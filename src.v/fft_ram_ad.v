==> flow/design.v <==
`timescale 1ns / 1ps 
module fft_ram_ad(
clk,
rst,
ce,
ram_rd_addr,
ram_wr_addr
    );
input clk,rst;
input ce;
output reg [6:0] ram_rd_addr;
output reg [6:0] ram_wr_addr;
reg[1:0]i;
reg[1:0]j;
reg [10:0] count;
reg[6:0]ram_wr_ad_temp;
wire[6:0]ram_wr_ad_temp_rev;
wire w_ad_4_1,w_ad_8_3,w_ad_16_7,w_ad_32_15,w_ad_64_31,w_ad_128_63;
wire r_ad_4_1,r_ad_8_3,r_ad_16_7,r_ad_32_15,r_ad_64_31,r_ad_128_63;
assign w_ad_4_1   = (ram_wr_addr[1:0]=={1'b0,1'b1}); 
assign w_ad_8_3   = (ram_wr_addr[2:0]=={1'b0,1'b1,1'b1});
assign w_ad_16_7  = (ram_wr_addr[3:0]=={1'b0,1'b1,1'b1,1'b1});
assign w_ad_32_15 = (ram_wr_addr[4:0]=={1'b0,1'b1,1'b1,1'b1,1'b1});
assign w_ad_64_31 = (ram_wr_addr[5:0]=={1'b0,1'b1,1'b1,1'b1,1'b1,1'b1});
assign w_ad_128_63 = (ram_wr_addr[6:0]=={1'b0,1'b1,1'b1,1'b1,1'b1,1'b1,1'b1});
assign r_ad_4_1   = (ram_rd_addr[1:0]=={1'b0,1'b1}); 
assign r_ad_8_3   = (ram_rd_addr[2:0]=={1'b0,1'b1,1'b1});
assign r_ad_16_7  = (ram_rd_addr[3:0]=={1'b0,1'b1,1'b1,1'b1});
assign r_ad_32_15 = (ram_rd_addr[4:0]=={1'b0,1'b1,1'b1,1'b1,1'b1});
assign r_ad_64_31 = (ram_rd_addr[5:0]=={1'b0,1'b1,1'b1,1'b1,1'b1,1'b1});
assign r_ad_128_63 = (ram_rd_addr[6:0]=={1'b0,1'b1,1'b1,1'b1,1'b1,1'b1,1'b1});
always@(posedge clk or negedge rst)
    if(!rst)
        count<=11'd0;
    else if(ce)
        count<=count+1'b1;
    else 
		count<=11'd0;
assign ram_wr_ad_temp_rev={ram_wr_ad_temp[0],ram_wr_ad_temp[1],ram_wr_ad_temp[2],ram_wr_ad_temp[3],ram_wr_ad_temp[4],ram_wr_ad_temp[5],ram_wr_ad_temp[6]};
always@(posedge clk or negedge rst)
  if(!rst)
    ram_wr_ad_temp <= 7'd0;
  else if( count >= 11'd1 && count < 11'd129 )
    ram_wr_ad_temp <= ram_wr_ad_temp + 1'b1;    
  else 
	ram_wr_ad_temp <= 7'd0; 		
always@(posedge clk or negedge rst)
  if(!rst)begin
    j<=2'd1;
    ram_wr_addr<=7'd0;
  end
  else if(count<=11'd1 )begin 
    j<=2'd1;
    ram_wr_addr<=7'd0;
  end
  else if( count<=11'd143 )
	ram_wr_addr<=ram_wr_ad_temp_rev;
  else if( count<=11'd271 )
    ram_wr_addr<=ram_wr_addr+7'd1;
  else if( count<=11'd399)
     case(j)
      2'd1: begin ram_wr_addr<=ram_wr_addr+7'd2;
            if( w_ad_4_1 )j<=j+2'd2;
            else j<=j+2'd1;end
      2'd2: begin ram_wr_addr<=ram_wr_addr-7'd1;j<=j-2'd1;end      
      2'd3: begin ram_wr_addr<=ram_wr_addr+7'd1;j<=2'd1;end
	  default: begin j<=2'd1;ram_wr_addr<=7'd0;end
     endcase    
  else if( count<=11'd527 )
     case(j)
      2'd1: begin ram_wr_addr<=ram_wr_addr+7'd4;
            if( w_ad_8_3 )j<=j+2'd2;
            else j<=j+2'd1;end
      2'd2: begin ram_wr_addr<=ram_wr_addr-7'd3;j<=j-2'd1;end      
      2'd3: begin ram_wr_addr<=ram_wr_addr+7'd1;j<=2'd1;end
	  default: begin j<=2'd1;ram_wr_addr<=7'd0;end
     endcase    
  else if( count<=11'd655 )
     case(j)
      2'd1: begin ram_wr_addr<=ram_wr_addr+7'd8;
            if( w_ad_16_7 )j<=j+2'd2;
            else j<=j+2'd1;end
      2'd2: begin ram_wr_addr<=ram_wr_addr-7'd7;j<=j-2'd1;end      
      2'd3: begin ram_wr_addr<=ram_wr_addr+7'd1;j<=2'd1;end
	  default: begin j<=2'd1;ram_wr_addr<=7'd0;end
     endcase    
  else if( count<=11'd783)
     case(j)
      2'd1: begin ram_wr_addr<=ram_wr_addr+7'd16;
            if( w_ad_32_15 )j<=j+2'd2;
            else j<=j+2'd1;end
      2'd2: begin ram_wr_addr<=ram_wr_addr-7'd15;j<=j-2'd1;end      
      2'd3: begin ram_wr_addr<=ram_wr_addr+7'd1;j<=2'd1;end
	  default: begin j<=2'd1;ram_wr_addr<=7'd0;end
     endcase 
  else if( count<=11'd911)
     case(j)
      2'd1: begin ram_wr_addr<=ram_wr_addr+7'd32;
            if( w_ad_64_31 )j<=j+2'd2;
            else j<=j+2'd1;end
      2'd2: begin ram_wr_addr<=ram_wr_addr-7'd31;j<=j-2'd1;end      
      2'd3: begin ram_wr_addr<=ram_wr_addr+7'd1;j<=2'd1;end
	  default: begin j<=2'd1;ram_wr_addr<=7'd0;end
     endcase 
  else if( count<=11'd1039)
     case(j)
      2'd1: begin ram_wr_addr<=ram_wr_addr+7'd64;
            if( w_ad_128_63 )j<=j+2'd2;
            else j<=j+2'd1;end
      2'd2: begin ram_wr_addr<=ram_wr_addr-7'd63;j<=j-2'd1;end      
      2'd3: begin ram_wr_addr<=ram_wr_addr+7'd1;j<=2'd1;end
	  default: begin j<=2'd1;ram_wr_addr<=7'd0;end
     endcase 
always@(posedge clk or negedge rst)
  if(!rst)begin
    i<=2'd1;
    ram_rd_addr<=7'd0;
  end 
  else if(count<=11'd127)begin  
    i<=2'd1;
    ram_rd_addr<=7'd0;
  end
  else if( count<=11'd255 )
       ram_rd_addr<=ram_rd_addr+7'd1;
  else if( count<=11'd383 )
    case(i)
      2'd1: begin ram_rd_addr<=ram_rd_addr+7'd2;
            if( r_ad_4_1 )i<=i+2'd2;
            else i<=i+2'd1;end
      2'd2: begin ram_rd_addr<=ram_rd_addr-7'd1;i<=i-2'd1;end      
      2'd3: begin ram_rd_addr<=ram_rd_addr+7'd1;i<=2'd1;end
	  default: begin i<=2'd1;ram_rd_addr<=7'd0;end
     endcase      
  else if( count<=11'd511 )
    case(i)
      2'd1: begin ram_rd_addr<=ram_rd_addr+7'd4;
            if( r_ad_8_3 )i<=i+2'd2;
            else i<=i+2'd1;end
      2'd2: begin ram_rd_addr<=ram_rd_addr-7'd3;i<=i-2'd1;end      
      2'd3: begin ram_rd_addr<=ram_rd_addr+7'd1;i<=2'd1;end
	  default: begin i<=2'd1;ram_rd_addr<=7'd0;end
     endcase      
  else if( count<=11'd639)
    case(i)
      2'd1: begin ram_rd_addr<=ram_rd_addr+7'd8;
            if( r_ad_16_7 )i<=i+2'd2;
            else i<=i+2'd1;end
      2'd2: begin ram_rd_addr<=ram_rd_addr-7'd7;i<=i-2'd1;end      
      2'd3: begin ram_rd_addr<=ram_rd_addr+7'd1;i<=2'd1;end
	  default: begin i<=2'd1;ram_rd_addr<=7'd0;end
     endcase      
  else if( count<=11'd767)
    case(i)
      2'd1: begin ram_rd_addr<=ram_rd_addr+7'd16;
            if( r_ad_32_15 )i<=i+2'd2;
            else i<=i+2'd1;end
      2'd2: begin ram_rd_addr<=ram_rd_addr-7'd15;i<=i-2'd1;end      
      2'd3: begin ram_rd_addr<=ram_rd_addr+7'd1;i<=2'd1;end
	  default: begin i<=2'd1;ram_rd_addr<=7'd0;end
     endcase 
  else if( count<=11'd895)
    case(i)
      2'd1: begin ram_rd_addr<=ram_rd_addr+7'd32;
            if( r_ad_64_31 )i<=i+2'd2;
            else i<=i+2'd1;end
      2'd2: begin ram_rd_addr<=ram_rd_addr-7'd31;i<=i-2'd1;end      
      2'd3: begin ram_rd_addr<=ram_rd_addr+7'd1;i<=2'd1;end
	  default: begin i<=2'd1;ram_rd_addr<=7'd0;end
     endcase 
  else if( count<=11'd1023)
    case(i)
      2'd1: begin ram_rd_addr<=ram_rd_addr+7'd64;
            if( r_ad_128_63 )i<=i+2'd2;
            else i<=i+2'd1;end
      2'd2: begin ram_rd_addr<=ram_rd_addr-7'd63;i<=i-2'd1;end      
      2'd3: begin ram_rd_addr<=ram_rd_addr+7'd1;i<=2'd1;end
	  default: begin i<=2'd1;ram_rd_addr<=7'd0;end
     endcase 	 
  else if( count<=11'd1151 )
       ram_rd_addr<=ram_rd_addr+7'd1;
endmodule
Step by step through the tools: fft_ram_ad
What the tools print for fft_ram_ad, step after step.
Line numbers count from 1 in the design file above.
Cell names lack the library's common part.
{"block": "setup", "design": "fft_ram_ad", "clock_port": "clk", "library": "sky130hd", "corner": "tt_025C_1v80"}

Elaborated design
Yosys after proc, flatten, opt, wreduce and memory -nomap, before mapping. Memory bits, and registers merged into a memory's read port (data or address), are not among the register bits. Print and check cells are not counted. Equal cells are merged and count once.
{"block": "word_totals", "out_inout_bits": 14, "ram_bits": 0, "rom_bits": 0, "clocked_rd_ports_x_width": 0, "n_memories": 0, "latchBits": 0, "reg_bits": 36, "input_bits": 3, "elab_cells": 161}
{"block": "op_classes", "shift": 0, "equal": 21, "div_mod_pow": 0, "compare": 20, "logic": 0, "n_reduce_logical": 7, "n_addsub": 34, "n_mul": 0, "mux": 73}
{"block": "ops", "cell": "parallel mux 7 bit (select 3 bit)", "count": 12}
{"block": "ops", "cell": "two-way mux 7 bit", "count": 19}
{"block": "ops", "cell": "less-or-equal comparator 11 x 10 -> 1 bit with constant B", "count": 8}
{"block": "ops", "cell": "two-way mux 2 bit", "count": 29}
{"block": "ops", "cell": "parallel mux 2 bit (select 2 bit)", "count": 12}
{"block": "ops", "cell": "less-or-equal comparator 11 x 9 -> 1 bit with constant B", "count": 4}
{"block": "ops", "cell": "less-or-equal comparator 11 bit with constant B", "count": 2}
{"block": "ops", "cell": "less-or-equal comparator 11 x 8 -> 1 bit with constant B", "count": 2}
{"block": "ops", "cell": "adder 7 x 1 -> 7 bit with constant B", "count": 3}
{"block": "ops", "cell": "nonzero test 9 bit", "count": 2}
{"block": "ops", "cell": "subtractor 7 x 1 -> 7 bit with constant B", "count": 2}
{"block": "ops", "cell": "adder 7 x 2 -> 7 bit with constant B", "count": 2}
{"block": "ops", "cell": "subtractor 7 x 2 -> 7 bit with constant B", "count": 2}
{"block": "ops", "cell": "adder 7 x 3 -> 7 bit with constant B", "count": 2}
{"block": "ops", "cell": "subtractor 7 x 3 -> 7 bit with constant B", "count": 2}
{"block": "ops", "cell": "adder 7 x 4 -> 7 bit with constant B", "count": 2}
{"block": "ops", "cell": "subtractor 7 x 4 -> 7 bit with constant B", "count": 2}
{"block": "ops", "cell": "adder 7 x 5 -> 7 bit with constant B", "count": 2}
{"block": "ops", "cell": "subtractor 7 x 5 -> 7 bit with constant B", "count": 2}
{"block": "ops", "cell": "adder 7 x 6 -> 7 bit with constant B", "count": 2}
{"block": "ops", "cell": "subtractor 7 x 6 -> 7 bit with constant B", "count": 2}
{"block": "ops", "cell": "== test 7 x 6 -> 1 bit with constant B", "count": 2}
{"block": "ops", "cell": "adder 7 bit with constant B", "count": 2}
{"block": "ops", "cell": "nonzero test 7 bit", "count": 2}
{"block": "ops", "cell": "== test 6 x 5 -> 1 bit with constant B", "count": 2}
{"block": "ops", "cell": "adder 11 x 1 -> 11 bit with constant B", "count": 1}
{"block": "ops", "cell": ">= comparator 11 x 1 -> 1 bit with constant B", "count": 1}
{"block": "ops", "cell": "less-or-equal comparator 11 x 1 -> 1 bit with constant B", "count": 1}
Not listed: further kinds 15, cells in them 29.

Longest topological paths
Depth = most cells in a row (Yosys ltp): at word level without a register or memory, in the mapped netlist without a sequential cell, where the memories' decode and read muxes count.
{"block": "depth", "depth_word": 12, "abc_area": 1, "mapped_depth": 18}

After synthesis
The flow's flattened synthesis, as Yosys stat reports it; memories are mapped. The netlist is that of the ABC_AREA named above (0 if unset); the other value can give another one.
{"block": "synth_totals", "synth_area_um2": 4972.3, "ff_cells": 36, "seqArea_um2": 903.4, "n_buf": 18, "mapped_cells": 806}
{"block": "types", "cell_type": "dfrtp_1", "count": 34, "area_total_um2": 850.816}
{"block": "types", "cell_type": "nand2_1", "count": 221, "area_total_um2": 829.546}
{"block": "types", "cell_type": "ha_1", "count": 44, "area_total_um2": 550.528}
{"block": "types", "cell_type": "nand3_1", "count": 98, "area_total_um2": 490.47}
{"block": "types", "cell_type": "a21oi_1", "count": 67, "area_total_um2": 335.322}
{"block": "types", "cell_type": "nor2_1", "count": 63, "area_total_um2": 236.477}
{"block": "types", "cell_type": "inv_1", "count": 58, "area_total_um2": 217.709}
{"block": "types", "cell_type": "o21ai_0", "count": 35, "area_total_um2": 175.168}
{"block": "types", "cell_type": "inv_2", "count": 28, "area_total_um2": 105.101}
{"block": "types", "cell_type": "nand4_1", "count": 15, "area_total_um2": 93.84}
{"block": "types", "cell_type": "o21ai_1", "count": 14, "area_total_um2": 70.067}
{"block": "types", "cell_type": "xor2_1", "count": 8, "area_total_um2": 70.067}
{"block": "types", "cell_type": "nor2_4", "count": 6, "area_total_um2": 67.565}
{"block": "types", "cell_type": "o2111ai_1", "count": 7, "area_total_um2": 61.309}
{"block": "types", "cell_type": "nand2_2", "count": 9, "area_total_um2": 56.304}
{"block": "types", "cell_type": "dfstp_2", "count": 2, "area_total_um2": 52.55}
{"block": "types", "cell_type": "o211ai_1", "count": 6, "area_total_um2": 45.043}
{"block": "types", "cell_type": "nor2_2", "count": 7, "area_total_um2": 43.792}
Other cell types: 37; their cells: 84.

Timing after synthesis
Path of least setup slack by OpenSTA after synthesis, without wires, with an ideal clock, recovery checks aside; 20% of the period is set as input and as output delay. Where synthesis merged equal registers, the netlist keeps one of their names.
{"block": "synth_timing", "path_kind": "register to register", "start": "register ram_wr_addr[4]", "end": "register ram_wr_addr[6]", "t_first_pin_ns": 0.000, "delay_ns": 2.138, "required_time_ns": 3.430, "path_buffers": 1, "clock_period_ns": 3.55, "setup_time_ns": 0.120, "arrival_time_ns": 2.018, "path_slack_ns": 1.412, "path_stages": 14, "period_less_setup_slack_ns": 2.138}
"delay_ns" = arrival - input delay + setup time.
"path_stages": output pins that drive a net of the path, with the launching flip-flop's if there is one; two outputs of one cell count as two.
"period_less_setup_slack_ns" = period - worst setup slack (recovery checks aside). The figure is calculated, with input and output delays left at 20% of the set period.
Between the ends stands the longest chain of elaborated cells between them, by number of cells; it is not shown to be the way that was timed. Of several equally long chains one is given.
A line is the first line of the expression or statement that the cell stems from. Yosys adds cells for indexed reads and writes and turns some case tables into memories.
A register here has more assigning lines than the two given.
{"block": "synth_between", "path_cell_list": "dfrtp_1 > inv_1 > clkbuf_1 > ha_1 > a21boi_0 > nand2_1 > nand2_1 > o211ai_1 > a21oi_1 > nand2_1 > nand2_1 > nand2_1 > nand2_1 > a21oi_1", "elab_chain_len": 11}
{"block": "synth_lines", "item": "from (decl)", "line_no": 12, "text": "output reg [6:0] ram_wr_addr;"}
{"block": "synth_lines", "item": "from (assign)", "line_no": 57, "text": "ram_wr_addr<=ram_wr_ad_temp_rev;"}
{"block": "synth_lines", "item": "from (assign)", "line_no": 59, "text": "ram_wr_addr<=ram_wr_addr+7'd1;"}
{"block": "synth_lines", "item": "adder 7 x 1 -> 7 bit", "line_no": 111, "text": "2'd3: begin ram_wr_addr<=ram_wr_addr+7'd1;j<=2'd1;end"}
{"block": "synth_lines", "item": "parallel mux 7 bit (select 3 bit)", "line_no": 106, "text": "case(j)"}
{"block": "synth_lines", "item": "two-way mux 7 bit", "line_no": 105, "text": "else if( count<=11'd1039)"}
{"block": "synth_lines", "item": "two-way mux 7 bit", "line_no": 96, "text": "else if( count<=11'd911)"}
{"block": "synth_lines", "item": "two-way mux 7 bit", "line_no": 87, "text": "else if( count<=11'd783)"}
{"block": "synth_lines", "item": "two-way mux 7 bit", "line_no": 78, "text": "else if( count<=11'd655 )"}
{"block": "synth_lines", "item": "two-way mux 7 bit", "line_no": 69, "text": "else if( count<=11'd527 )"}
{"block": "synth_lines", "item": "two-way mux 7 bit", "line_no": 60, "text": "else if( count<=11'd399)"}
{"block": "synth_lines", "item": "two-way mux 7 bit", "line_no": 58, "text": "else if( count<=11'd271 )"}
{"block": "synth_lines", "item": "two-way mux 7 bit", "line_no": 56, "text": "else if( count<=11'd143 )"}
{"block": "synth_lines", "item": "two-way mux 7 bit", "line_no": 52, "text": "else if(count<=11'd1 )begin"}
{"block": "synth_lines", "item": "to (assign)", "line_no": 57}
{"block": "synth_lines", "item": "to (assign)", "line_no": 59}
{"block": "synth_lines", "item": "to (decl)", "line_no": 12}

Timing after layout
From the final timing report of stored run 2: the path of least setup slack in the routed layout; clock arrival at registers is part of the times.
{"block": "layout_timing", "path_kind": "register to register", "start": "register count[1]", "end": "register ram_rd_addr[4]", "arrival_time_ns": 2.29, "setup_time_ns": 0.11, "t_first_pin_ns": 0.29, "path_slack_ns": -0.37, "path_buffers": 1, "path_stages": 15, "required_time_ns": 1.92, "clock_period_ns": 1.74}
Between the ends stands the longest chain of elaborated cells between them, by number of cells; it is not shown to be the way that was timed. Of several equally long chains one is given.
A register here has more assigning lines than the two given.
{"block": "layout_between", "path_cell_list": "dfrtp_2 > ha_4 > nand3_4 > clkinv_8 > nand2_4 > nor2_2 > nor2_4 > inv_2 > buf_4 > o21ai_1 > nand2_1 > nand3_1 > nand3_1 > nand3_1 > a21oi_2", "elab_chain_len": 10}
{"block": "layout_lines", "item": "from (decl)", "line_no": 15, "text": "reg [10:0] count;"}
{"block": "layout_lines", "item": "from (assign)", "line_no": 34, "text": "count<=11'd0;"}
{"block": "layout_lines", "item": "from (assign)", "line_no": 36, "text": "count<=count+1'b1;"}
{"block": "layout_lines", "item": "less-or-equal comparator 11 bit", "line_no": 179, "text": "else if( count<=11'd1151 )"}
{"block": "layout_lines", "item": "two-way mux 7 bit", "line_no": 179}
{"block": "layout_lines", "item": "two-way mux 7 bit", "line_no": 170, "text": "else if( count<=11'd1023)"}
{"block": "layout_lines", "item": "two-way mux 7 bit", "line_no": 161, "text": "else if( count<=11'd895)"}
{"block": "layout_lines", "item": "two-way mux 7 bit", "line_no": 152, "text": "else if( count<=11'd767)"}
{"block": "layout_lines", "item": "two-way mux 7 bit", "line_no": 143, "text": "else if( count<=11'd639)"}
{"block": "layout_lines", "item": "two-way mux 7 bit", "line_no": 134, "text": "else if( count<=11'd511 )"}
{"block": "layout_lines", "item": "two-way mux 7 bit", "line_no": 125, "text": "else if( count<=11'd383 )"}
{"block": "layout_lines", "item": "two-way mux 7 bit", "line_no": 123, "text": "else if( count<=11'd255 )"}
{"block": "layout_lines", "item": "two-way mux 7 bit", "line_no": 119, "text": "else if(count<=11'd127)begin"}
{"block": "layout_lines", "item": "to (assign)", "line_no": 124, "text": "ram_rd_addr<=ram_rd_addr+7'd1;"}
{"block": "layout_lines", "item": "to (assign)", "line_no": 127, "text": "2'd1: begin ram_rd_addr<=ram_rd_addr+7'd2;"}
{"block": "layout_lines", "item": "to (decl)", "line_no": 11, "text": "output reg [6:0] ram_rd_addr;"}

Lab notebook: fft_ram_ad

Below are 2 stored runs of the flow (Yosys, OpenROAD; platform sky130hd) on fft_ram_ad, each with its settings and what was measured, unordered. Constraints: input delay and output delay 20% of the set period each, output load 0.01 pF.
"worst_setup_path_time_ns": the worst setup path's part of the clock period (all of it between registers, 20% less for each end at a port) less its slack. A launch clock that arrives late makes it longer, a capture clock that arrives late makes it shorter.
"fin_power_w" is the tool's figure for a default switching activity; nothing was simulated.

Stored run 1
==> flow/run.sh <==
#!/bin/bash
# the make line also repeats the synthesis and layout settings of config.mk as NAME=value (left out here)
make -C /OpenROAD-flow-scripts/flow DESIGN_CONFIG=/design/flow/config.mk WORK_HOME=/design/flow/orfs CLKGATE_MAP_FILE= finish
==> flow/config.mk <==
export PLATFORM = sky130hd
export DESIGN_NAME = fft_ram_ad
export DESIGN_NICKNAME = fft_ram_ad
export VERILOG_FILES = /design/flow/design.v
export SDC_FILE = /design/flow/constraint.sdc
export NUM_CORES = 4
export LEC_CHECK = 0
export CAP_MARGIN = 20
export CELL_PAD_IN_SITES_DETAIL_PLACEMENT = 2
export CORE_ASPECT_RATIO = 1.76
export CORE_MARGIN = 2
export CORE_UTILIZATION = 58
export CTS_CLUSTER_DIAMETER = 372
export MIN_ROUTING_LAYER = met2
export PLACE_DENSITY_LB_ADDON = 0.19
export SETUP_SLACK_MARGIN = 0.87
export SLEW_MARGIN = 20
==> flow/constraint.sdc <==
create_clock -name core_clock -period 3.11 [get_ports {clk}]
set_input_delay 0.6220 -clock core_clock [delete_from_list [all_inputs] [get_ports {clk}]]
set_output_delay 0.6220 -clock core_clock [all_outputs]
set_load 0.01 [all_outputs]

==> results of stored run 1, as JSON <==
{
  "outcome": "unfinished; error DPL-0033 in placement"
}

Stored run 2
==> flow/run.sh <==
#!/bin/bash
# the make line also repeats the synthesis and layout settings of config.mk as NAME=value (left out here)
make -C /OpenROAD-flow-scripts/flow DESIGN_CONFIG=/design/flow/config.mk WORK_HOME=/design/flow/orfs CLKGATE_MAP_FILE= finish
==> flow/config.mk <==
export PLATFORM = sky130hd
export DESIGN_NAME = fft_ram_ad
export DESIGN_NICKNAME = fft_ram_ad
export VERILOG_FILES = /design/flow/design.v
export SDC_FILE = /design/flow/constraint.sdc
export NUM_CORES = 4
export LEC_CHECK = 0
export ABC_AREA = 1
export CAP_MARGIN = 5
export CELL_PAD_IN_SITES_DETAIL_PLACEMENT = 0
export CORE_ASPECT_RATIO = 0.88
export CORE_MARGIN = 2
export CORE_UTILIZATION = 46
export GPL_ROUTABILITY_DRIVEN = 0
export MAX_ROUTING_LAYER = met4
export PLACE_DENSITY_LB_ADDON = 0.06
export SETUP_SLACK_MARGIN = 0.16
export SLEW_MARGIN = 20
==> flow/constraint.sdc <==
create_clock -name core_clock -period 1.74 [get_ports {clk}]
set_input_delay 0.3480 -clock core_clock [delete_from_list [all_inputs] [get_ports {clk}]]
set_output_delay 0.3480 -clock core_clock [all_outputs]
set_load 0.01 [all_outputs]

==> results of stored run 2, as JSON <==
{
  "yosys.chip_area_um2": 4972.3,
  "total_die_area_um2": 11658.7,
  "cell_area_final_um2": 8170.3,
  "finish.utilization_frac": 0.777,
  "fin_ws_ns": -0.367,
  "fin_power_w": 0.003564,
  "worst_setup_path_time_ns": 2.11,
  "worstPathKind": "register to register"
}
