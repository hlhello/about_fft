==> flow/design.v <==
`timescale 1ns / 1ps
module fft_128_ctr(
clk,
rst,
ce,
ce_r,
ce_r1,
dina_r,
dina_i,
dinb_r,
dinb_i,
douta_r_reg,
douta_i_reg,
doutb_r_reg,
doutb_i_reg,
oe,
data,
ram_out,
din,
dout
    );
input clk;
input rst;
input ce;
input [31:0]din;
input signed[15:0]douta_r_reg,douta_i_reg;
input signed[15:0]doutb_r_reg,doutb_i_reg;
output reg oe;
output reg[31:0]dout;
reg clk_en;
output reg ce_r,ce_r1;
reg [10:0] count;
reg [31:0]din_r;
reg [31:0]din_reg;
output reg [31:0]data;
output reg signed[15:0]dina_r,dina_i; 
output reg signed[15:0]dinb_r,dinb_i; 
wire signed[15:0]douta_r_reg,douta_i_reg;
wire signed[15:0]doutb_r_reg,doutb_i_reg;
input [31:0] ram_out;
wire [31:0] douta_reg,doutb_reg;
wire oe_r;
assign oe_r=( (count>=11'd1026 && count<11'd1154) );
assign douta_reg={douta_r_reg,douta_i_reg};
assign doutb_reg={doutb_r_reg,doutb_i_reg};
always@(posedge clk or negedge rst)
    if(!rst)
        clk_en<=1'b1;
    else if(ce_r)
       clk_en<=~clk_en; 
    else 
       clk_en<=1'b1;
always@(posedge clk or negedge rst)
	if(!rst)
		ce_r<=1'b0;
	else if(ce==1'b1)
		ce_r<=1'b1;
	else if(count==11'd1155)
		ce_r<=1'b0; 
always@(posedge clk or negedge rst)
	if(!rst)
		ce_r1<=1'b0;
	else if(count>11'd130)
		ce_r1<=1'b1;
	else
		ce_r1<=1'b0; 
always@(posedge clk or negedge rst)
	if(!rst)
		oe<=1'b0;
	else if( oe_r )
		oe<=1'b1;
	else
		oe<=1'b0;
always@(posedge clk or negedge rst)
    if(!rst)
        count<=11'd0;
    else if(ce_r)
        count<=count+1'b1;
    else 
		count<=11'd0;
always@(posedge clk or negedge rst)
	if(!rst)begin
		dina_r<=16'd0;
		dina_i<=16'd0;
		dinb_r<=16'd0;
		dinb_i<=16'd0;
	end
	else if(clk_en==1'b1) begin
		dina_r<=ram_out[31:16];
		dina_i<=ram_out[15:0];
	end
	else if(clk_en==1'b0) begin
		dinb_r<=ram_out[31:16];
		dinb_i<=ram_out[15:0];
	end
	else begin
		dina_r<=16'd0;
		dina_i<=16'd0;
		dinb_r<=16'd0;
		dinb_i<=16'd0;
	end
always@(posedge clk or negedge rst)
	if(!rst)
		din_r<=32'd0;
	else
		din_r<=din;
always@(posedge clk or negedge rst)
	if(!rst)
		din_reg<=32'd0;
	else
		din_reg<=din_r;
always@(posedge clk or negedge rst)
	if(!rst)
		data<=32'd0;
	else if( count<=11'd64 )
		data<=din_reg;
	else if( count<=11'd128 )
		data<=32'd0;
	else if( clk_en==1'b0) 
		data<=douta_reg;
	else if( clk_en==1'b1) 
		data<=doutb_reg;
always@(posedge clk or negedge rst)
  if(!rst)
      dout <= 32'd0;
  else if( oe_r ) 
      dout <= ram_out;
  else 
	  dout <= 32'd0;
endmodule
# --- From RTL to reports: fft_128_ctr ---
# What the tools print for fft_128_ctr, step after step.
# Line numbers count from 1 in the design file above.
# Cell names lack the library's common part.
setup:
  top_module: "fft_128_ctr"
  clock: "clk"
  cell_library: "sky130hd"
  corner: "tt_025C_1v80"

# --- Word level ---
# Yosys after proc, flatten, opt, wreduce and memory -nomap, before mapping. Memory bits, and registers merged into a memory's read port (data or address), are not among the register bits. Print and check cells are not counted. Equal cells are merged and count once.
word_totals:
  elab_cells: 35
  romBits: 0
  in_bits: 131
  regBits: 207
  clocked_rd_ports_x_width: 0
  latchBits: 0
  mem_bits_rw: 0
  memories: 0
op_classes:
  compare: 5
  n_reduce_logical: 2
  n_logic: 1
  multipliers: 0
  equal: 1
  n_shift: 0
  addsub: 1
  n_div: 0
  mux: 12
ops:
  columns: ["cell", "count"]
  rows:
  - ["32-bit 2-to-1 mux", 4]
  - ["16-bit 2-to-1 mux", 2]
  - ["11-bit by 1-bit adder with 11-bit output (second input constant)", 1]
  - ["11-bit greater-or-equal comparator (second input constant)", 1]
  - ["11-bit < comparator (second input constant)", 1]
  - ["11-bit equality test (second input constant)", 1]
  - ["11-bit by 7-bit <= comparator with 1-bit output (second input constant)", 1]
  - ["11-bit by 8-bit > comparator with 1-bit output (second input constant)", 1]
  - ["11-bit by 8-bit <= comparator with 1-bit output (second input constant)", 1]
  - ["11-bit 2-to-1 mux", 1]
  - ["1-bit 2-to-1 mux", 5]
  - ["2-bit nonzero test", 1]
  - ["1-bit logical AND", 1]
  - ["1-bit inverter", 1]

# --- Longest topological paths ---
# Yosys ltp: most cells in a row. Word level: on the elaborated netlist, between registers, memories and ports. Mapped: between sequential cells and ports; inverters and the memories' decode and read muxes count.
depth:
  ltp_word: 3
  abc_area: 0
  mapped_depth: 6
  ltp_nobuf: 5

# --- Mapped cells and area ---
# The flow's flattened synthesis, as Yosys stat reports it; memories are mapped. The netlist is that of the ABC_AREA named above (0 if unset); the other value can give another one.
synth_totals:
  sequential_area_um2: 5181.2
  stdcells: 447
  ffs: 207
  buffers: 26
  synth_area_um2: 7254.5
types:
  columns: ["cell_type", "count", "type_area_um2"]
  rows:
  - ["dfrtp_1", 206, 5.15E+03]
  - ["mux2_2", 64, 720.691]
  - ["mux2i_1", 33, 330.317]
  - ["o2bb2ai_1", 29, 253.994]
  - ["and3_1", 32, 200.192]
  - ["buf_6", 6, 67.565]
  - ["clkbuf_1", 16, 60.058]
  - ["and2_1", 9, 56.304]
  - ["xnor2_1", 6, 52.55]
  - ["o2bb2ai_2", 3, 45.043]
  - ["dfstp_2", 1, 26.275]
  - ["ha_1", 2, 25.024]
  - ["or4_4", 2, 22.522]
  - ["nand2_1", 5, 18.768]
  - ["nand4_1", 3, 18.768]
  - ["xor2_1", 2, 17.517]
  - ["a21oi_4", 1, 16.266]
  - ["nor3_4", 1, 16.266]
# Not listed: further types 15, cells in them 26.

# --- Worst setup path after synthesis ---
# Source: OpenSTA report_checks on the synthesized netlist (no wires, ideal clock, input and output delay 20% of the period each), path of least setup slack; recovery checks are left aside. Register names are those of the netlist, which keeps one name where synthesis merged equal registers.
synth_path:
  path_kind: "flip-flop to flip-flop"
  startpoint: "register count[5]"
  endpoint: "register data[21]"
  t_first_pin_ns: 0.000
  arrival_ns: 1.822
  setup_slack_ns: 2.047
  setup_time_ns: 0.121
  tclk_ns: 3.99
  t_required_ns: 3.869
  path_buffers: 1
  delay_ns: 1.943
  path_stages: 6
  synth_period_reached_ns: 1.943
# "delay_ns" is the arrival time less input delay plus setup time.
# "path_stages": output pins that drive a net of the path, with the launching flip-flop's if there is one; two outputs of one cell count as two.
# "synth_period_reached_ns" is the clock period less the worst setup slack; recovery checks do not enter. This is arithmetic on one report: input and output delays are still those of the set period (20% each).
# Between the ends stands the longest chain of elaborated cells between them, by number of cells; it is not shown to be the way that was timed. Of several equally long chains one is given.
# Each line given opens the expression or statement behind the cell; cells for indexed reads and writes are added by Yosys, which also makes memories of some case tables.
# A register here has more assigning lines than the two given.
synth_via:
  path_cell_list: "dfrtp_1 > or4_4 > or4_4 > a21oi_4 > buf_6 > o2bb2ai_1"
  elab_chain_len: 3
  cells_between: 4
  classes_between: "2 x compare; 2 x mux"
synth_rtl:
  columns: ["item", "line_no", "text"]
  rows:
  - ["start, declared", 32, "reg [10:0] count;"]
  - ["start, assigned", 76, "count<=11'd0;"]
  - ["start, assigned", 78, "count<=count+1'b1;"]
  - ["11-bit by 8-bit <= comparator with 1-bit output", 117, "else if( count<=11'd128 )"]
  - ["32-bit 2-to-1 mux", 117, null]
  - ["32-bit 2-to-1 mux", 115, "else if( count<=11'd64 )"]
  - ["end, assigned", 116, "data<=din_reg;"]
  - ["end, assigned", 120, "data<=douta_reg;"]
  - ["end, declared", 35, "output reg [31:0]data;"]

# --- Path in the finished layout ---
# Path of least setup slack in the final report of flow run 1 (OpenROAD, finished layout, wires in). Where an end is a register, its clock arrival counts in the times.
layout_path:
  path_kind: "flip-flop to flip-flop"
  startpoint: "register count[4]"
  endpoint: "register data[5]"
  arrival_ns: 2.49
  t_required_ns: 2.58
  setup_slack_ns: 0.09
  tclk_ns: 2.21
  t_first_pin_ns: 0.46
  path_stages: 6
  path_buffers: 1
  setup_time_ns: 0.10
# Between the ends stands the longest chain of elaborated cells between them, by number of cells; it is not shown to be the way that was timed. Of several equally long chains one is given.
# A register here has more assigning lines than the two given.
layout_via:
  path_cell_list: "dfrtp_1 > or4_4 > or4_4 > a21oi_4 > buf_4 > o2bb2ai_1"
  elab_chain_len: 3
  cells_between: 4
  classes_between: "2 x compare; 2 x mux"
layout_rtl:
  columns: ["item", "line_no", "text"]
  rows:
  - ["start, declared", 32, "reg [10:0] count;"]
  - ["start, assigned", 76, "count<=11'd0;"]
  - ["start, assigned", 78, "count<=count+1'b1;"]
  - ["11-bit by 8-bit <= comparator with 1-bit output", 117, "else if( count<=11'd128 )"]
  - ["32-bit 2-to-1 mux", 117, null]
  - ["32-bit 2-to-1 mux", 115, "else if( count<=11'd64 )"]
  - ["end, assigned", 116, "data<=din_reg;"]
  - ["end, assigned", 120, "data<=douta_reg;"]
  - ["end, declared", 35, "output reg [31:0]data;"]

# Measured results for fft_128_ctr: 2 stored runs of the Yosys and OpenROAD flow on sky130hd. The settings differ; the order carries no meaning. The constraints put input and output delay at 20% of the set period each and load the outputs with 0.01 pF.
# "clock_period_reached_ns": clock period set for the run, less the worst setup slack. It is reckoned from that one timing run; input and output delays stay at 20% of the period that was set.
# By "worst_path_ns" is meant the share of the clock period that the worst setup path is allowed (20% is reserved at inputs, 20% at outputs), minus its slack. Clock arrival times at its registers enter into it.
# By "power.total_uw" is meant OpenSTA's value without simulated activity: inputs other than the clock are taken to toggle once in ten clock periods, and the tool carries that through the logic.
runs:
  - name: "flow run 1"
    settings:
      period_ns: 2.21
      CORE_UTILIZATION: 35
      SETUP_SLACK_MARGIN: -0.04
      PLACE_DENSITY: 0.7
      CORE_ASPECT_RATIO: 1.1
      ABC_AREA: 0
      GPL_ROUTABILITY_DRIVEN: 1
      CTS_CLUSTER_SIZE: 46
      CTS_CLUSTER_DIAMETER: 145
      CAP_MARGIN: 10
      SLEW_MARGIN: 10
      MIN_ROUTING_LAYER: "met2"
      CORE_MARGIN: 2
    results:
      synth_chip_area_um2: 7254.5
      worst_path_ns: 2.12
      critical_path_type: "flip-flop to flip-flop"
      post_route_stdcell_area_um2: 10540.1
      die_area_um2: 21896.1
      setup_ws_ns: 0.093
      clock_period_reached_ns: 2.117
      finalUtil_pct: 51.6
      power.total_uw: 8695
      total_negative_slack_ns: 0.000
      worst_hold_slack_ns: 0.343
  - name: "flow run 2"
    settings:
      period_ns: 3.86
      CORE_UTILIZATION: 54
      SETUP_SLACK_MARGIN: -0.21
      PLACE_DENSITY_LB_ADDON: 0.19
      CORE_ASPECT_RATIO: 0.78
      CORE_MARGIN: 5
      CELL_PAD_IN_SITES_DETAIL_PLACEMENT: 2
      ABC_AREA: 1
      GPL_ROUTABILITY_DRIVEN: 1
      CTS_CLUSTER_SIZE: 25
      CAP_MARGIN: 25
      SLEW_MARGIN: 20
    outcome: "no results, placement failed with DPL-0033"
